==> flow/design.v <==
module timer(
	input clk,
	input rst_n,
	input [1:0] i_top_state,
	input i_VGA_buzy,
	output logic [2:0] o_min_ten,
	output logic [3:0] o_min_one,
	output logic [2:0] o_sec_ten,
	output logic [3:0] o_sec_one
);
logic [2:0] n_o_min_ten, n_o_sec_ten;
logic [3:0] n_o_min_one, n_o_sec_one;
logic [2:0] min_ten, sec_ten, n_min_ten, n_sec_ten;
logic [3:0] min_one, sec_one, n_min_one, n_sec_one;
logic [24:0] clk_counter, n_clk_counter;
always_comb begin
	if(i_top_state == 2'b01) begin
		n_min_ten = min_ten;
		n_min_one = min_one;
		n_sec_ten = sec_ten;
		n_sec_one = sec_one;
		n_clk_counter = clk_counter + 25'd1;
		if(clk_counter == 25'd24_999_999) begin
			n_clk_counter = 25'd0;
			if(sec_one == 4'd9) begin
				n_sec_one = 4'd0;
				if(sec_ten == 3'd5) begin
					n_sec_ten = 3'd0;
					if(min_one == 4'd9) begin
						n_min_one = 4'd0;
						n_min_ten = (min_ten == 3'd5) ? 3'd0 : min_ten + 3'd1;
					end else n_min_one = min_one + 4'd1;
				end else n_sec_ten = sec_ten + 3'd1;
			end else n_sec_one = sec_one + 4'd1;
		end
	end else begin
		n_min_ten = 4'd0;
		n_min_one = 4'd0;
		n_sec_ten = 4'd0;
		n_sec_one = 4'd0;
		n_clk_counter = 25'd0;
	end
end
always_comb begin
	if(i_VGA_buzy) begin
		n_o_min_ten = o_min_ten;
		n_o_min_one = o_min_one;
		n_o_sec_ten = o_sec_ten;
		n_o_sec_one = o_sec_one;
	end else begin
		n_o_min_ten = min_ten;
		n_o_min_one = min_one;
		n_o_sec_ten = sec_ten;
		n_o_sec_one = sec_one;
	end
end
always_ff @(posedge clk or negedge rst_n) begin
	if(~rst_n) begin
		o_min_ten <= 3'd0;
		o_min_one <= 4'd0;
		o_sec_ten <= 3'd0;
		o_sec_one <= 4'd0;
		min_ten <= 3'd0;
		min_one <= 4'd0;
		sec_ten <= 3'd0;
		sec_one <= 4'd0;
		clk_counter <= 25'd0;
	end else begin
		o_min_ten <= n_o_min_ten;
		o_min_one <= n_o_min_one;
		o_sec_ten <= n_o_sec_ten;
		o_sec_one <= n_o_sec_one;
		min_ten <= n_min_ten;
		min_one <= n_min_one;
		sec_ten <= n_sec_ten;
		sec_one <= n_sec_one;
		clk_counter <= n_clk_counter;
	end
end
endmodule
* From RTL to reports: timer *
What the tools print for timer, step after step.
Lines are those of the file above, counted from 1.
Cell names lack the library's common part.
Not given: -

inputs
  top = timer
  clock = clk
  cell library = sky130hd
  library corner = tt_025C_1v80

* Word level *
Source: Yosys, flattened and elaborated, memories not mapped. Widths are those after wreduce. Registers that Yosys merges into a memory's read port (data or address) are not register bits. Print and check cells do not count. Equal cells are merged and count once.

bit counts
  register bits after elaboration = 53

operators by class
  add/sub/neg operators = 5
  equal/unequal tests = 10
  muxes and demuxes = 20
  reduce/logical cells = 3

operators by type and width
  kind                                                    number
  2-to-1 mux 25 bit                                       2
  2-to-1 mux 4 bit                                        8
  2-to-1 mux 3 bit                                        10
  adder 25 x 1 -> 25 bit (second input constant)          1
  equality test 25 bit (second input constant)            1
  inequality test 2 x 1 -> 1 bit (second input constant)  4
  adder 4 x 1 -> 4 bit (second input constant)            2
  equality test 4 bit (second input constant)             2
  adder 3 x 1 -> 3 bit (second input constant)            2
  equality test 3 bit (second input constant)             2
  AND reduction 4 bit                                     1
  AND reduction 3 bit                                     1
  equality test 2 x 1 -> 1 bit (second input constant)    1
  AND reduction 2 bit                                     1

* Logic depth *
Longest topological path by Yosys (ltp), each cell counted once; first at word level (registers and memories cut), then after technology mapping (sequential cells cut; the memories' decode and read muxes count).

logic depth
  depth in word-level cells = 7
  ABC_AREA = 0
  depth in mapped cells = 8

* Netlist *
Yosys stat after the flow's synthesis: flattened, memories mapped to cells. It holds for the ABC_AREA given above (unset counts as 0); a run with the other value may have another netlist.

cell types
  type      number  total area (sq um)
  dfrtp_1   53      1.33E+03
  mux2_2    13      146.39
  a21oi_1   22      110.106
  o31ai_1   12      90.086
  nand4_1   13      81.328
  or4_1     10      75.072
  xor2_1    8       70.067
  ha_1      5       62.56
  nor2_1    16      60.058
  o21ai_0   12      60.058
  or3_1     9       56.304
  and4_1    6       52.55
  nand3_1   10      50.048
  nand2_1   12      45.043
  clkbuf_1  9       33.782
  and3b_1   3       26.275
  nor2b_1   4       25.024
  nor3_1    5       25.024

Other cell types: 22; their cells: 42.

mapped netlist
  cell count = 264
  cell area after synthesis = 2710.1 sq um
  flip-flop cells = 53
  buffers = 17

* Worst setup path after synthesis *
Path of least setup slack by OpenSTA after synthesis, without wires, with an ideal clock, recovery checks aside; 20% of the period is set as input and as output delay. Where synthesis merged equal registers, the netlist keeps one of their names.

path after synthesis
  kind = register -> register
  start = reg clk_counter[0]
  end = reg min_one[1]
  period = 2.22 ns
  library setup time = 0.125 ns
  time at the first pin = 0.000 ns
  data arrival time = 1.640 ns
  required time = 2.095 ns
  path slack = 0.455 ns
  delay of the path = 1.765 ns
  stages = 7
  buffers on the path = 1
  period reached after synthesis = 1.765 ns

"delay of the path" = arrival - input delay + setup time.
"stages" counts driving pins, that of a launching flip-flop among them; a cell with two outputs on the path counts twice.
"period reached after synthesis" = period - worst setup slack (recovery checks aside). The figure is calculated, with input and output delays left at 20% of the set period.
The rows between start and end are the longest chain of elaborated cells between them; the timing report does not say that the signal goes this way. Where chains are equally long, one stands for them.
Each line given opens the expression or statement behind the cell; cells for indexed reads and writes are added by Yosys, which also makes memories of some case tables.

between the ends, after synthesis
  path through = dfrtp_1 > ha_1 > clkbuf_2 > and4b_1 > nand4_1 > nor3_1 > mux2_2
  length of the longest elaborated chain = 3

ends and longest elaborated chain, after synthesis
  item                  line  source
  from (decl)           15    logic [24:0] clk_counter, n_clk_counter;
  from (assign)         67    clk_counter <= 25'd0;
  from (assign)         77    clk_counter <= n_clk_counter;
  equality test 25 bit  23    if(clk_counter == 25'd24_999_999) begin
  2-to-1 mux 4 bit      23
  2-to-1 mux 4 bit      17    if(i_top_state == 2'b01) begin
  to (assign)           64    min_one <= 4'd0;
  to (assign)           74    min_one <= n_min_one;
  to (decl)             14    logic [3:0] min_one, sec_one, n_min_one, n_sec_one;

* Timing after layout *
From the final timing report of run A: the path of least setup slack in the routed layout; clock arrival at registers is part of the times.

path after layout
  kind = register -> register
  start = reg clk_counter[2]
  end = reg clk_counter[23]
  period = 2.37 ns
  library setup time = 0.07 ns
  time at the first pin = 0.30 ns
  data arrival time = 2.28 ns
  required time = 2.61 ns
  path slack = 0.33 ns
  stages = 5
  buffers on the path = 0

The rows between start and end are the longest chain of elaborated cells between them; the timing report does not say that the signal goes this way. Where chains are equally long, one stands for them.

between the ends, after layout
  path through = dfrtp_1 > and4_1 > nand4_1 > or4_1 > a21oi_1
  length of the longest elaborated chain = 3

ends and longest elaborated chain, after layout
  item                    line  source
  from (decl)             15    logic [24:0] clk_counter, n_clk_counter;
  from (assign)           67    clk_counter <= 25'd0;
  from (assign)           77    clk_counter <= n_clk_counter;
  adder 25 x 1 -> 25 bit  22    n_clk_counter = clk_counter + 25'd1;
  2-to-1 mux 25 bit       23    if(clk_counter == 25'd24_999_999) begin
  2-to-1 mux 25 bit       17    if(i_top_state == 2'b01) begin
  to (assign)             67
  to (assign)             77
  to (decl)               15

Appendix: measured runs

Module timer, platform sky130hd: 2 stored runs of the flow (Yosys, OpenROAD) with differing settings, in no particular order. Input and output delays are each 20% of the period that was set; the output load is 0.01 pF.
"achieved clock period (ns)" is the run's clock period less its worst setup slack. It is reckoned from that one timing run; input and output delays stay at 20% of the period that was set.
"worst setup path time (ns)" is the time allowed to the run's worst setup path (the clock period less input and output delay, where it has them) less its slack. Clock arrival times count: a late capture clock shortens it, a late launch clock lengthens it.
By "finish__power__total" is meant OpenSTA's value without simulated activity: inputs other than the clock are taken to toggle once in ten clock periods, and the tool carries that through the logic.

settings of run A
{
  "period_ns": 2.37,
  "CAP_MARGIN": 20,
  "CORE_MARGIN": 2,
  "CORE_UTILIZATION": 40,
  "SLEW_MARGIN": 20
}
report of run A
yosys chip area after synthesis (um^2): 2710.1
finish__design__die__area: 7449.4
finish__design__instance__utilization: 0.4709
finish__timing__setup__ws: 0.328
finish__power__total: 1.471e-03
achieved clock period (ns): 2.042
worst setup path time (ns): 2.04
worst setup path kind: register -> register

settings of run B
{
  "period_ns": 1.14,
  "CORE_UTILIZATION": 46,
  "SETUP_SLACK_MARGIN": 0.23,
  "PLACE_DENSITY_LB_ADDON": 0.18,
  "CORE_MARGIN": 8,
  "CELL_PAD_IN_SITES_GLOBAL_PLACEMENT": 1,
  "CELL_PAD_IN_SITES_DETAIL_PLACEMENT": 1,
  "ABC_AREA": 0,
  "GPL_TIMING_DRIVEN": 1,
  "CAP_MARGIN": 35,
  "SLEW_MARGIN": 0
}
report of run B
yosys chip area after synthesis (um^2): 2710.1
finish__design__die__area: 8603.5
finish__design__instance__utilization: 0.7364
finish__timing__setup__ws: -0.795
finish__power__total: 3.210e-03
achieved clock period (ns): 1.935
worst setup path time (ns): 1.93
worst setup path kind: register -> register
