==> flow/design.v <==
module shell(
    input clk,
    input rst_n,
    input fire_1,
    input fire_2,
    input valid_give_shell_1,
    input valid_give_shell_2,
    input [4:0] vanish_1,
    input [4:0] vanish_2,
    input [1:0] game_state,
    input [1:0] direction_1_in,  
    input [1:0] direction_2_in,  
    input [5:0] tank_1_x_pos,
    input [5:0] tank_1_y_pos,
    input [5:0] tank_2_x_pos,
    input [5:0] tank_2_y_pos,
    output logic [5:0] shell_1_0_x_pos, 
    output logic [5:0] shell_1_0_y_pos, 
    output logic [5:0] shell_1_1_x_pos, 
    output logic [5:0] shell_1_1_y_pos, 
    output logic [5:0] shell_1_2_x_pos, 
    output logic [5:0] shell_1_2_y_pos, 
    output logic [5:0] shell_1_3_x_pos, 
    output logic [5:0] shell_1_3_y_pos, 
    output logic [5:0] shell_1_4_x_pos, 
    output logic [5:0] shell_1_4_y_pos, 
    output logic [5:0] shell_2_0_x_pos, 
    output logic [5:0] shell_2_0_y_pos, 
    output logic [5:0] shell_2_1_x_pos, 
    output logic [5:0] shell_2_1_y_pos, 
    output logic [5:0] shell_2_2_x_pos, 
    output logic [5:0] shell_2_2_y_pos, 
    output logic [5:0] shell_2_3_x_pos, 
    output logic [5:0] shell_2_3_y_pos, 
    output logic [5:0] shell_2_4_x_pos, 
    output logic [5:0] shell_2_4_y_pos, 
    output logic [4:0] valid_1_shell,  
    output logic [4:0] valid_2_shell  
    );
    logic [4:0] fire_1_out, fire_2_out;
    select_shell select_shell_1(.fire(fire_1), .valid_give_shell(valid_give_shell_1),
                                .valid_shell(valid_1_shell), .fire_out(fire_1_out));
    select_shell select_shell_2(.fire(fire_2), .valid_give_shell(valid_give_shell_2),
                                .valid_shell(valid_2_shell), .fire_out(fire_2_out));
    single_shell single_shell_1_0(.clk(clk), .rst_n(rst_n), .vanish(vanish_1[0]), 
                                  .fire(fire_1_out[0]), .direction_in(direction_1_in), 
                                  .tank_x_pos(tank_1_x_pos), .tank_y_pos(tank_1_y_pos),
                                  .game_state(game_state), 
                                  .shell_x_pos(shell_1_0_x_pos), .shell_y_pos(shell_1_0_y_pos), 
                                  .valid_shell(valid_1_shell[0]));
    single_shell single_shell_1_1(.clk(clk), .rst_n(rst_n), .vanish(vanish_1[1]), 
                                  .fire(fire_1_out[1]), .direction_in(direction_1_in), 
                                  .tank_x_pos(tank_1_x_pos), .tank_y_pos(tank_1_y_pos),
                                  .game_state(game_state), 
                                  .shell_x_pos(shell_1_1_x_pos), .shell_y_pos(shell_1_1_y_pos), 
                                  .valid_shell(valid_1_shell[1]));
    single_shell single_shell_1_2(.clk(clk), .rst_n(rst_n), .vanish(vanish_1[2]), 
                                  .fire(fire_1_out[2]), .direction_in(direction_1_in), 
                                  .tank_x_pos(tank_1_x_pos), .tank_y_pos(tank_1_y_pos),
                                  .game_state(game_state), 
                                  .shell_x_pos(shell_1_2_x_pos), .shell_y_pos(shell_1_2_y_pos), 
                                  .valid_shell(valid_1_shell[2]));
    single_shell single_shell_1_3(.clk(clk), .rst_n(rst_n), .vanish(vanish_1[3]), 
                                  .fire(fire_1_out[3]), .direction_in(direction_1_in), 
                                  .tank_x_pos(tank_1_x_pos), .tank_y_pos(tank_1_y_pos),
                                  .game_state(game_state), 
                                  .shell_x_pos(shell_1_3_x_pos), .shell_y_pos(shell_1_3_y_pos), 
                                  .valid_shell(valid_1_shell[3]));
    single_shell single_shell_1_4(.clk(clk), .rst_n(rst_n), .vanish(vanish_1[4]), 
                                  .fire(fire_1_out[4]), .direction_in(direction_1_in), 
                                  .tank_x_pos(tank_1_x_pos), .tank_y_pos(tank_1_y_pos),
                                  .game_state(game_state), 
                                  .shell_x_pos(shell_1_4_x_pos), .shell_y_pos(shell_1_4_y_pos), 
                                  .valid_shell(valid_1_shell[4]));
    single_shell single_shell_2_0(.clk(clk), .rst_n(rst_n), .vanish(vanish_2[0]), 
                                  .fire(fire_2_out[0]), .direction_in(direction_2_in), 
                                  .tank_x_pos(tank_2_x_pos), .tank_y_pos(tank_2_y_pos),
                                  .game_state(game_state), 
                                  .shell_x_pos(shell_2_0_x_pos), .shell_y_pos(shell_2_0_y_pos), 
                                  .valid_shell(valid_2_shell[0]));
    single_shell single_shell_2_1(.clk(clk), .rst_n(rst_n), .vanish(vanish_2[1]), 
                                  .fire(fire_2_out[1]), .direction_in(direction_2_in), 
                                  .tank_x_pos(tank_2_x_pos), .tank_y_pos(tank_2_y_pos),
                                  .game_state(game_state), 
                                  .shell_x_pos(shell_2_1_x_pos), .shell_y_pos(shell_2_1_y_pos), 
                                  .valid_shell(valid_2_shell[1]));
    single_shell single_shell_2_2(.clk(clk), .rst_n(rst_n), .vanish(vanish_2[2]), 
                                  .fire(fire_2_out[2]), .direction_in(direction_2_in), 
                                  .tank_x_pos(tank_2_x_pos), .tank_y_pos(tank_2_y_pos),
                                  .game_state(game_state), 
                                  .shell_x_pos(shell_2_2_x_pos), .shell_y_pos(shell_2_2_y_pos), 
                                  .valid_shell(valid_2_shell[2]));
    single_shell single_shell_2_3(.clk(clk), .rst_n(rst_n), .vanish(vanish_2[3]), 
                                  .fire(fire_2_out[3]), .direction_in(direction_2_in), 
                                  .tank_x_pos(tank_2_x_pos), .tank_y_pos(tank_2_y_pos),
                                  .game_state(game_state), 
                                  .shell_x_pos(shell_2_3_x_pos), .shell_y_pos(shell_2_3_y_pos), 
                                  .valid_shell(valid_2_shell[3]));
    single_shell single_shell_2_4(.clk(clk), .rst_n(rst_n), .vanish(vanish_2[4]), 
                                  .fire(fire_2_out[4]), .direction_in(direction_2_in), 
                                  .tank_x_pos(tank_2_x_pos), .tank_y_pos(tank_2_y_pos),
                                  .game_state(game_state), 
                                  .shell_x_pos(shell_2_4_x_pos), .shell_y_pos(shell_2_4_y_pos), 
                                  .valid_shell(valid_2_shell[4]));
endmodule
module select_shell(
    input fire,
    input valid_give_shell,
    input [4:0] valid_shell,
    output logic [4:0] fire_out 
    );
    assign fire_out = (fire == 0) ? 5'b00000 :
                      (valid_give_shell == 0) ? 5'b00000:
                      (valid_shell == 5'b11111) ? 5'b00001 :
                      (valid_shell == 5'b11110) ? 5'b00010 :
                      (valid_shell == 5'b11101) ? 5'b00001 :
                      (valid_shell == 5'b11100) ? 5'b00100 :
                      (valid_shell == 5'b11011) ? 5'b00001 :
                      (valid_shell == 5'b11010) ? 5'b00010 :
                      (valid_shell == 5'b11001) ? 5'b00001 :
                      (valid_shell == 5'b11000) ? 5'b01000 :
                      (valid_shell == 5'b10111) ? 5'b00001 :
                      (valid_shell == 5'b10110) ? 5'b00010 :
                      (valid_shell == 5'b10101) ? 5'b00001 :
                      (valid_shell == 5'b10100) ? 5'b00100 :
                      (valid_shell == 5'b10011) ? 5'b00001 :
                      (valid_shell == 5'b10010) ? 5'b00010 :
                      (valid_shell == 5'b10001) ? 5'b00001 :
                      (valid_shell == 5'b10000) ? 5'b10000 :
                      (valid_shell == 5'b01111) ? 5'b00001 :
                      (valid_shell == 5'b01110) ? 5'b00010 :
                      (valid_shell == 5'b01101) ? 5'b00001 :
                      (valid_shell == 5'b01100) ? 5'b00100 :
                      (valid_shell == 5'b01011) ? 5'b00001 :
                      (valid_shell == 5'b01010) ? 5'b00010 :
                      (valid_shell == 5'b01001) ? 5'b00001 :
                      (valid_shell == 5'b01000) ? 5'b01000 :
                      (valid_shell == 5'b00111) ? 5'b00001 :
                      (valid_shell == 5'b00110) ? 5'b00010 :
                      (valid_shell == 5'b00101) ? 5'b00001 :
                      (valid_shell == 5'b00100) ? 5'b00100 :
                      (valid_shell == 5'b00011) ? 5'b00001 :
                      (valid_shell == 5'b00010) ? 5'b00010 :
                      (valid_shell == 5'b00001) ? 5'b00001 :
                      (valid_shell == 5'b00000) ? 5'b00000 : 5'b00000;  
endmodule
module single_shell(
    input clk,
    input rst_n,
    input vanish,
    input fire,
    input [1:0] direction_in,  
    input [5:0] tank_x_pos,
    input [5:0] tank_y_pos,
    input [1:0] game_state,
    output logic [5:0] shell_x_pos, 
    output logic [5:0] shell_y_pos, 
    output logic valid_shell  
);
    reg [19:0] count;
    reg [19:0] count_n;
    reg state, state_n;
    reg [5:0] shell_x_pos_n, shell_y_pos_n;
    reg [2:0] record_direction, record_direction_n;
    localparam IDLE = 0;
    localparam SHOOT = 1;
    localparam UP = 0;
    localparam DOWN = 1;
    localparam LEFT = 2;
    localparam RIGHT = 3;
    localparam STAND = 4;
    always_comb begin
        case(state) 
            IDLE: begin
                count_n = 0;
                shell_x_pos_n = tank_x_pos; 
                shell_y_pos_n = tank_y_pos; 
                state_n = state;
                valid_shell = 1;
                record_direction_n = STAND;
                if (fire) begin
                    state_n = SHOOT;
                    valid_shell = 1; 
                    record_direction_n = direction_in;
                end
            end
            SHOOT: begin
                count_n = count + 1;
                shell_x_pos_n = shell_x_pos;
                shell_y_pos_n = shell_y_pos;
                state_n = SHOOT;
                valid_shell = 0;
                record_direction_n = record_direction;
                if (count == 20'd400000) begin
                    count_n = 0;
                    if (record_direction == UP) begin
                        shell_y_pos_n = shell_y_pos - 1;
                    end
                    else if (record_direction == DOWN) begin
                        shell_y_pos_n = shell_y_pos + 1;
                    end
                    else if (record_direction == LEFT) begin
                        shell_x_pos_n = shell_x_pos - 1;
                    end
                    else if (record_direction == RIGHT) begin
                        shell_x_pos_n = shell_x_pos + 1;
                    end
                end
                if (vanish) begin
                    count_n = 0;
                    valid_shell = 1;
                    state_n = IDLE;
                end
            end
        endcase  
        if(game_state == 2'b10) begin
        valid_shell = 1;
        state_n = IDLE;
        count_n = 0;
        shell_x_pos_n = tank_x_pos;
        shell_y_pos_n = tank_y_pos;
      end
    end
    always_ff @(posedge clk) begin
        if (~rst_n) begin
            state <= IDLE;
            count <= 0;
            shell_x_pos <= tank_x_pos;
            shell_y_pos <= tank_y_pos;
            record_direction <= STAND;
        end
        else begin
            state <= state_n;
            count <= count_n;
            shell_x_pos <= shell_x_pos_n;
            shell_y_pos <= shell_y_pos_n;
            record_direction <= record_direction_n;
        end
    end
endmodule  
## Step by step through the tools: shell

The steps from the RTL of shell to its reports follow in flow order.
Lines are those of the file above, counted from 1.
Operators carry their Yosys type and port widths (W data, S select, Z words).
Cell names lack the library's common part.
Not given: -

| design | value |
|---|---|
| top | shell |
| clock input | clk |
| standard-cell library | sky130hd |
| library corner | tt_025C_1v80 |

## Word level

Source: Yosys, flattened and elaborated, memories not mapped. Widths are those after wreduce. Registers that Yosys merges into a memory's read port (data or address) are not register bits. Print and check cells do not count. Equal cells are merged and count once.

| operators by class | value |
|---|---|
| equality and inequality tests | 153 |
| add/subtract/negate cells | 50 |
| reduce/logical cells | 31 |
| bitwise gates (word level) | 11 |
| multiplexer cells | 316 |

Operator list:

| operator | number |
|---|---|
| $mux W6 | 120 |
| $pmux W20 S2 | 10 |
| $mux W20 | 20 |
| $mux W5 | 64 |
| $pmux W6 S2 | 20 |
| $add A20 B1 Y20 const B | 10 |
| $eq A20 B19 Y1 const B | 10 |
| $eq A5 B5 Y1 const B | 32 |
| $add A6 B1 Y6 const B | 20 |
| $sub A6 B1 Y6 const B | 20 |
| $ne A4 B3 Y1 const B | 27 |
| $ne A5 B4 Y1 const B | 18 |
| $eq A5 B4 Y1 const B | 16 |
| $eq A3 B2 Y1 const B | 20 |
| $mux W3 | 20 |
| $mux W1 | 42 |
| $reduce_and A4 Y1 | 10 |
| $eq A5 B3 Y1 const B | 8 |
| $pmux W1 S2 | 20 |
| $eq A3 B1 Y1 const B | 10 |
| $logic_not A3 Y1 | 10 |
| $reduce_and A2 Y1 | 10 |
| $eq A5 B2 Y1 const B | 4 |
| $ne A4 B4 Y1 const B | 3 |
| $not A1 Y1 | 11 |
| $eq A5 B1 Y1 const B | 2 |
| $ne A5 B5 Y1 const B | 2 |
| $eq A2 B2 Y1 const B | 1 |
| $reduce_or A2 Y1 | 1 |

| word-level totals | value |
|---|---|
| register bits | 360 |
| cells after elaboration | 611 |

## Longest topological paths

Longest topological path by Yosys (ltp), each cell counted once; first at word level (registers and memories cut), then after technology mapping (sequential cells cut; the memories' decode and read muxes count).

| depth | value |
|---|---|
| word-level depth | 39 |
| ABC_AREA | 0 |
| gate-level depth with buffers | 7 |
| gate-level depth less buffers | 7 |

## Mapped cells and area

Yosys stat after the flow's synthesis: flattened, memories mapped to cells. It holds for the ABC_AREA given above (unset counts as 0); a run with the other value may have another netlist.
Totals and module areas in this step are rounded.

| synthesis totals | value |
|---|---|
| sequential part of the area | 8400 um2 |
| buffers | 71 |
| cell area after synthesis | 20000 um2 |
| mapped cells | 2236 |
| mapped flip-flops | 360 |

Cell types:

| cell type | number | area in all (um2) |
|---|---|---|
| dfxtp_1 | 240 | 4.8E+03 |
| edfxtp_1 | 120 | 3.6E+03 |
| ha_1 | 100 | 1251.2 |
| o21ai_0 | 202 | 1010.97 |
| xnor2_1 | 110 | 963.424 |
| nand2_1 | 216 | 810.778 |
| nor2_1 | 183 | 686.909 |
| xor2_1 | 78 | 683.155 |
| inv_1 | 150 | 563.04 |
| a21oi_1 | 107 | 535.514 |
| nand3_1 | 89 | 445.427 |
| fa_1 | 20 | 400.384 |
| or3_1 | 55 | 344.08 |
| nand4_1 | 54 | 337.824 |
| nor3b_1 | 40 | 300.288 |
| o31ai_1 | 37 | 277.766 |
| nor4_1 | 40 | 250.24 |
| nor3_1 | 49 | 245.235 |

Not listed: further types 33, cells in them 346.
The figures by module come from a second, unflattened synthesis with its own total; it is not the netlist above.

| second synthesis, totals | value |
|---|---|
| cells (unflattened synthesis) | 2154 |
| area (unflattened synthesis) | 19000 um2 |

Each row is one instance without its submodules.

By module:

| module | times used | cells | seq. area (um2) | area (um2) |
|---|---|---|---|---|
| single_shell | 10 | 214 | 840 | 1900 |
| select_shell | 2 | 7 | 0.0 | 76 |
| shell | 1 | 0 | 0.0 | 0.0 |

## Worst setup path after synthesis

OpenSTA on the mapped netlist: ideal clock, no wires. The path of least setup slack (recovery checks aside). Input and output delay are each 20% of the period. Register names are those of the netlist, which keeps one name where synthesis merged equal registers.

| path post-synthesis | value |
|---|---|
| path type | register to register |
| start | reg single_shell_2_0.count[8] |
| end | reg single_shell_2_0.shell_y_pos[0] |
| slack | 31 ps |
| buffers on the path | 0 |
| launch time at the first pin | 0 ps |
| delay of the path | 2399 ps |
| stages on the path | 5 |
| data arrival time | 2069 ps |
| period | 2430 ps |
| synthesis period reached | 2399 ps |

"delay of the path" is the arrival time less input delay plus setup time.
"stages on the path" counts driving pins, that of a launching flip-flop among them; a cell with two outputs on the path counts twice.
"synthesis period reached" = period - worst setup slack (recovery checks aside). The figure is calculated, with input and output delays left at 20% of the set period.
Between the ends stands the longest chain of elaborated cells between them, by number of cells; it is not shown to be the way that was timed. Of several equally long chains one is given.
A line is the first line of the expression or statement that the cell stems from. Yosys adds cells for indexed reads and writes and turns some case tables into memories.
Only ways into the end's enable, where the timed path ends, are counted here.

| between the ends, post-synthesis | value |
|---|---|
| path through | dfxtp_1 > or4_1 > or4_1 > or4_4 > o21ai_2 |
| cells in the longest elaborated chain | 3 |

Ends and longest elaborated chain, post-synthesis:

| what | RTL line | RTL |
|---|---|---|
| start, declared | 160 | `reg [19:0] count;` |
| start, assigned | 227 | `count <= 0;` |
| start, assigned | 234 | `count <= count_n;` |
| $eq A20 B19 Y1 | 194 | `if (count == 20'd400000) begin` |
| $ne A4 B3 Y1 | - |  |
| $reduce_and A2 Y1 | - |  |
| end, assigned | 229 | `shell_y_pos <= tank_y_pos;` |
| end, assigned | 236 | `shell_y_pos <= shell_y_pos_n;` |
| end, declared | 157 | `output logic [5:0] shell_y_pos,` |

## Timing after layout

Path of least setup slack in the final report of stored run 1 (OpenROAD, finished layout, wires in). Where an end is a register, its clock arrival counts in the times.
The report prints the path's times to 10 ps; the period is as set.

| path post-layout | value |
|---|---|
| path type | register to register |
| start | reg single_shell_2_0.count[10] |
| end | reg single_shell_2_0.shell_x_pos[4] |
| data arrival time | 2610 ps |
| period | 1870 ps |
| slack | -510 ps |
| stages on the path | 5 |
| buffers on the path | 0 |
| launch time at the first pin | 520 ps |

Between the ends stands the longest chain of elaborated cells between them, by number of cells; it is not shown to be the way that was timed. Of several equally long chains one is given.
Only ways into the end's enable, where the timed path ends, are counted here.

| between the ends, post-layout | value |
|---|---|
| path through | dfxtp_1 > or4_1 > or4_4 > or4_4 > o21ai_4 |
| cells in the longest elaborated chain | 3 |

Ends and longest elaborated chain, post-layout:

| what | RTL line | RTL |
|---|---|---|
| start, declared | 160 | `reg [19:0] count;` |
| start, assigned | 227 | `count <= 0;` |
| start, assigned | 234 | `count <= count_n;` |
| $eq A20 B19 Y1 | 194 | `if (count == 20'd400000) begin` |
| $ne A4 B3 Y1 | - |  |
| $reduce_and A4 Y1 | - |  |
| end, assigned | 228 | `shell_x_pos <= tank_x_pos;` |
| end, assigned | 235 | `shell_x_pos <= shell_x_pos_n;` |
| end, declared | 156 | `output logic [5:0] shell_x_pos,` |

Wiki page: shell / flow data

Module shell, platform sky130hd: 2 stored runs of the flow (Yosys, OpenROAD) with differing settings, in no particular order. Input and output delays are each 20% of the period that was set; the output load is 0.01 pF.
"power" rests on the timing tool's default activity at the inputs, not on a simulated workload.
Measured values are rounded.

#### Stored run 1

| setting | value |
|---|---|
| period_ns | `1.87` |
| CORE_UTILIZATION | `54` |
| SETUP_SLACK_MARGIN | `0.4` |
| HOLD_SLACK_MARGIN | `-0.08` |
| CORE_MARGIN | `4` |
| CELL_PAD_IN_SITES_DETAIL_PLACEMENT | `0` |
| ABC_AREA | `0` |
| CTS_CLUSTER_SIZE | `40` |
| CTS_CLUSTER_DIAMETER | `290` |
| MIN_ROUTING_LAYER | `met1` |
| CAP_MARGIN | `20` |
| SLEW_MARGIN | `20` |

| result | value |
|---|---|
| Yosys chip area after synthesis | 20000 um2 |
| summed negative setup slack | -19000 ps |
| standard-cell area after layout | 29000 um2 |
| smallest setup slack | -510 ps |
| smallest hold slack | 420 ps |
| utilization after layout | 80 % |
| power | 14000 µW |
| die size | 40000 um2 |

#### Stored run 2

| setting | value |
|---|---|
| period_ns | `2.17` |
| CORE_UTILIZATION | `23` |
| SETUP_SLACK_MARGIN | `0.43` |
| PLACE_DENSITY_LB_ADDON | `0.05` |
| GPL_TIMING_DRIVEN | `0` |
| CAP_MARGIN | `25` |
| MIN_ROUTING_LAYER | `met1` |
| MAX_ROUTING_LAYER | `met5` |
| CORE_MARGIN | `2` |
| SLEW_MARGIN | `20` |

| result | value |
|---|---|
| Yosys chip area after synthesis | 20000 um2 |
| summed negative setup slack | -3100 ps |
| standard-cell area after layout | 30000 um2 |
| smallest setup slack | -210 ps |
| smallest hold slack | 260 ps |
| utilization after layout | 35 % |
| power | 17000 µW |
| die size | 89000 um2 |
