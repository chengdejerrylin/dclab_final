==> flow/design.v <==
module Debounce(
	input i_in,
	input i_clk,
	input i_rst,
	output o_debounced,
	output o_neg,
	output o_pos
);
	parameter CNT_N = 15;
	localparam CNT_BIT = $clog2(CNT_N+1);
	logic o_debounced_r, o_debounced_w;
	logic [CNT_BIT-1:0] counter_r, counter_w;
	logic neg_r, neg_w, pos_r, pos_w;
	assign o_debounced = o_debounced_r;
	assign o_pos = pos_r;
	assign o_neg = neg_r;
	always_comb begin
		if (i_in != o_debounced_r) begin
			counter_w = counter_r - 1;
		end else begin
			counter_w = CNT_N;
		end
		if (counter_r == 0) begin
			o_debounced_w = ~o_debounced_r;
		end else begin
			o_debounced_w = o_debounced_r;
		end
		pos_w = ~o_debounced_r &  o_debounced_w;
		neg_w =  o_debounced_r & ~o_debounced_w;
	end
	always_ff @(posedge i_clk or negedge i_rst) begin
		if (!i_rst) begin
			o_debounced_r <= '1;
			counter_r <= '1;
			neg_r <= '0;
			pos_r <= '0;
		end else begin
			o_debounced_r <= o_debounced_w;
			counter_r <= counter_w;
			neg_r <= neg_w;
			pos_r <= pos_w;
		end
	end
endmodule
module Joystick (
	input clk, 
	input rst_n,
	input i_up,
	input i_down,
	input i_left,
	input i_right,
	input i_fire, 
	output o_up,
	output o_down,
	output o_left,
	output o_right,
	output o_fire,
	output o_start,
	output [4:0] o_led
);
wire fire_debounced, fire_neg;
assign o_led = {fire_debounced, o_left, o_up, o_down, o_right};
assign o_fire = ~fire_neg;
assign o_start = fire_debounced;
Debounce up   (.i_in(i_up)   , .i_clk(clk), .i_rst(rst_n), .o_debounced(o_up   ));
Debounce down (.i_in(i_down) , .i_clk(clk), .i_rst(rst_n), .o_debounced(o_down ));
Debounce left (.i_in(i_left) , .i_clk(clk), .i_rst(rst_n), .o_debounced(o_left ));
Debounce right(.i_in(i_right), .i_clk(clk), .i_rst(rst_n), .o_debounced(o_right));
Debounce fire (.i_in(i_fire) , .i_clk(clk), .i_rst(rst_n), .o_debounced(fire_debounced ), .o_neg(fire_neg));
endmodule  
Reports on Joystick
The steps from the RTL of Joystick to its reports follow in flow order.
Lines are those of the file above, counted from 1.
{ "setup": {"top_module": "Joystick", "clock": "clk", "library": "sky130hd", "pvt_corner": "tt_025C_1v80"} }

After elaboration
Counts by Yosys on the flattened word-level netlist (proc, flatten, opt, wreduce; memories kept). Register bits leave out memories and registers merged into their read ports (data or address); mux counts leave out enables and synchronous resets folded into registers. Print and check cells are left out. Cells with the same type and inputs are merged into one.
{ "word_totals": {"ff_bits": 26, "in_bits": 7, "wordCells": 40} }
{ "classes": {"n_addsub": 5, "eq_ne": 5, "n_mux": 6, "bitwise": 8, "n_reduce_logical": 5} }
{ "ops": {"columns": ["op", "n"], "rows": [
  ["4-bit by 1-bit subtractor with 4-bit output (second input constant)", 5],
  ["4-bit zero test", 5],
  ["4-bit 2-to-1 mux", 5],
  ["1-bit inverter", 7],
  ["1-bit != test", 5],
  ["1-bit AND", 1],
  ["1-bit 2-to-1 mux", 1]
]} }

Logic depth
Longest topological path by Yosys (ltp), each cell counted once; first at word level (registers and memories cut), then after technology mapping (sequential cells cut; the memories' decode and read muxes count).
{ "logic_depth": {"ltp_word": 4, "abc_area": 1, "mapped_depth": 6, "depth_no_buf": 6} }

Synthesis result
Source: synth_stat.txt of the flow (Yosys; design flattened, memories mapped). It holds for the ABC_AREA given above (unset counts as 0); a run with the other value may have another netlist.
The area totals of this step are shown rounded.
{ "by_type": {"columns": ["cell_type", "n"], "rows": [
  ["sky130_fd_sc_hd__dfstp_2", 25],
  ["sky130_fd_sc_hd__nand2_1", 46],
  ["sky130_fd_sc_hd__ha_1", 10],
  ["sky130_fd_sc_hd__inv_1", 28],
  ["sky130_fd_sc_hd__nand3_1", 15],
  ["sky130_fd_sc_hd__buf_4", 5],
  ["sky130_fd_sc_hd__xnor2_1", 4],
  ["sky130_fd_sc_hd__dfrtp_1", 1],
  ["sky130_fd_sc_hd__nand4_1", 4],
  ["sky130_fd_sc_hd__nor2_1", 5],
  ["sky130_fd_sc_hd__nor2_2", 2],
  ["sky130_fd_sc_hd__nor2_4", 1],
  ["sky130_fd_sc_hd__or2_4", 1],
  ["sky130_fd_sc_hd__inv_2", 2]
]} }
{ "synth_totals": {"mapped_cells": 149, "synth_area_mm2": 0.0013, "sequential_area_mm2": 0.00068, "flip_flops": 26} }

Timing after synthesis
Path of least setup slack by OpenSTA after synthesis, without wires, with an ideal clock, recovery checks aside; 20% of the period is set as input and as output delay. Where synthesis merged equal registers, the netlist keeps one of their names.
{ "synth_timing": {"path_kind": "register -> register", "start": "register fire.counter_r[0]", "end": "register fire.o_debounced_r", "period_ns": 1.36, "setup_time_ns": 0.083, "t_first_pin_ns": 0.000, "arrival_time_ns": 1.183, "required_ns": 1.277, "path_slack_ns": 0.094, "path_delay_ns": 1.266, "path_stages": 7, "n_path_buf": 0, "period_less_setup_slack_ns": 1.266} }
"path_delay_ns" is the arrival time less input delay plus setup time.
"path_stages" counts driving pins, that of a launching flip-flop among them; a cell with two outputs on the path counts twice.
"period_less_setup_slack_ns" is the clock period less the worst setup slack; recovery checks do not enter. This is arithmetic on one report: input and output delays are still those of the set period (20% each).
Between the ends stands the longest chain of elaborated cells between them, by number of cells; it is not shown to be the way that was timed. Of several equally long chains one is given.
Each line given opens the expression or statement behind the cell; cells for indexed reads and writes are added by Yosys, which also makes memories of some case tables.
{ "synth_between": {"path_cell_list": "sky130_fd_sc_hd__dfstp_2 sky130_fd_sc_hd__inv_1 sky130_fd_sc_hd__ha_1 sky130_fd_sc_hd__inv_1 sky130_fd_sc_hd__or2_4 sky130_fd_sc_hd__nor2_2 sky130_fd_sc_hd__ha_1", "elab_chain_cells": 2, "cells_between": 2, "cone_classes": "1 x mux; 1 x reduce/logical"} }
{ "synth_rtl": {"columns": ["item", "line_no", "rtl"], "rows": [
  ["start, declared", 12, "logic [CNT_BIT-1:0] counter_r, counter_w;"],
  ["start, assigned", 34, "counter_r <= '1;"],
  ["start, assigned", 39, "counter_r <= counter_w;"],
  ["4-bit zero test", 23, "if (counter_r == 0) begin"],
  ["1-bit 2-to-1 mux", 23, null],
  ["end, assigned", 33, "o_debounced_r <= '1;"],
  ["end, assigned", 38, "o_debounced_r <= o_debounced_w;"],
  ["end, declared", 11, "logic o_debounced_r, o_debounced_w;"]
]} }

Timing after layout
From the final timing report of stored run 1: the path of least setup slack in the routed layout; clock arrival at registers is part of the times.
{ "layout_timing": {"path_kind": "register -> register", "start": "register fire.counter_r[0]", "end": "register fire.o_debounced_r", "period_ns": 1.01, "setup_time_ns": 0.06, "t_first_pin_ns": 0.27, "arrival_time_ns": 1.45, "required_ns": 1.22, "path_slack_ns": -0.23, "path_stages": 7, "n_path_buf": 0} }
Between the ends stands the longest chain of elaborated cells between them, by number of cells; it is not shown to be the way that was timed. Of several equally long chains one is given.
{ "layout_between": {"path_cell_list": "sky130_fd_sc_hd__dfstp_2 sky130_fd_sc_hd__inv_2 sky130_fd_sc_hd__ha_4 sky130_fd_sc_hd__inv_2 sky130_fd_sc_hd__or2_4 sky130_fd_sc_hd__nor2_2 sky130_fd_sc_hd__ha_1", "elab_chain_cells": 2, "cells_between": 2, "cone_classes": "1 x mux; 1 x reduce/logical"} }
{ "layout_rtl": {"columns": ["item", "line_no", "rtl"], "rows": [
  ["start, declared", 12, "logic [CNT_BIT-1:0] counter_r, counter_w;"],
  ["start, assigned", 34, "counter_r <= '1;"],
  ["start, assigned", 39, "counter_r <= counter_w;"],
  ["4-bit zero test", 23, "if (counter_r == 0) begin"],
  ["1-bit 2-to-1 mux", 23, null],
  ["end, assigned", 33, "o_debounced_r <= '1;"],
  ["end, assigned", 38, "o_debounced_r <= o_debounced_w;"],
  ["end, declared", 11, "logic o_debounced_r, o_debounced_w;"]
]} }

Ticket comment

Below are 2 stored runs of the flow (Yosys, OpenROAD; platform sky130hd) on Joystick, each with its settings and what was measured, unordered. Constraints: input delay and output delay 20% of the set period each, output load 0.01 pF.
"clock_period_reached_ns": clock period set for the run, less the worst setup slack. It is reckoned from that one timing run; input and output delays stay at 20% of the period that was set.
Values from the reports are rounded here.
[
  {
    "run": "stored run 1",
    "settings": { "period_ns": 1.01, "CORE_UTILIZATION": 21, "SETUP_SLACK_MARGIN": 0.15, "PLACE_DENSITY_LB_ADDON": 0.18, "CORE_ASPECT_RATIO": 0.66, "ABC_AREA": 1, "GPL_TIMING_DRIVEN": 1, "CTS_CLUSTER_DIAMETER": 199, "CAP_MARGIN": 20, "CORE_MARGIN": 2, "SLEW_MARGIN": 20 },
    "results": { "clock_period_reached_ns": 1.242, "fin_ws_ns": -0.23, "yosys.chip_area_mm2": 0.0013, "post_route_stdcell_area_mm2": 0.0022, "dieArea_mm2": 0.0069, "tns_ns": -2.4 }
  },
  {
    "run": "stored run 2",
    "settings": { "period_ns": 2.01, "CORE_UTILIZATION": 33, "SETUP_SLACK_MARGIN": 0.17, "PLACE_DENSITY": 0.74, "CORE_ASPECT_RATIO": 0.96, "CELL_PAD_IN_SITES_DETAIL_PLACEMENT": 2, "GPL_TIMING_DRIVEN": 0, "GPL_ROUTABILITY_DRIVEN": 1, "CTS_CLUSTER_DIAMETER": 84, "CAP_MARGIN": 20, "CORE_MARGIN": 2, "SLEW_MARGIN": 20 },
    "results": { "clock_period_reached_ns": 1.778, "fin_ws_ns": 0.23, "yosys.chip_area_mm2": 0.0012, "post_route_stdcell_area_mm2": 0.0015, "dieArea_mm2": 0.0041, "tns_ns": 0.000 }
  }
]
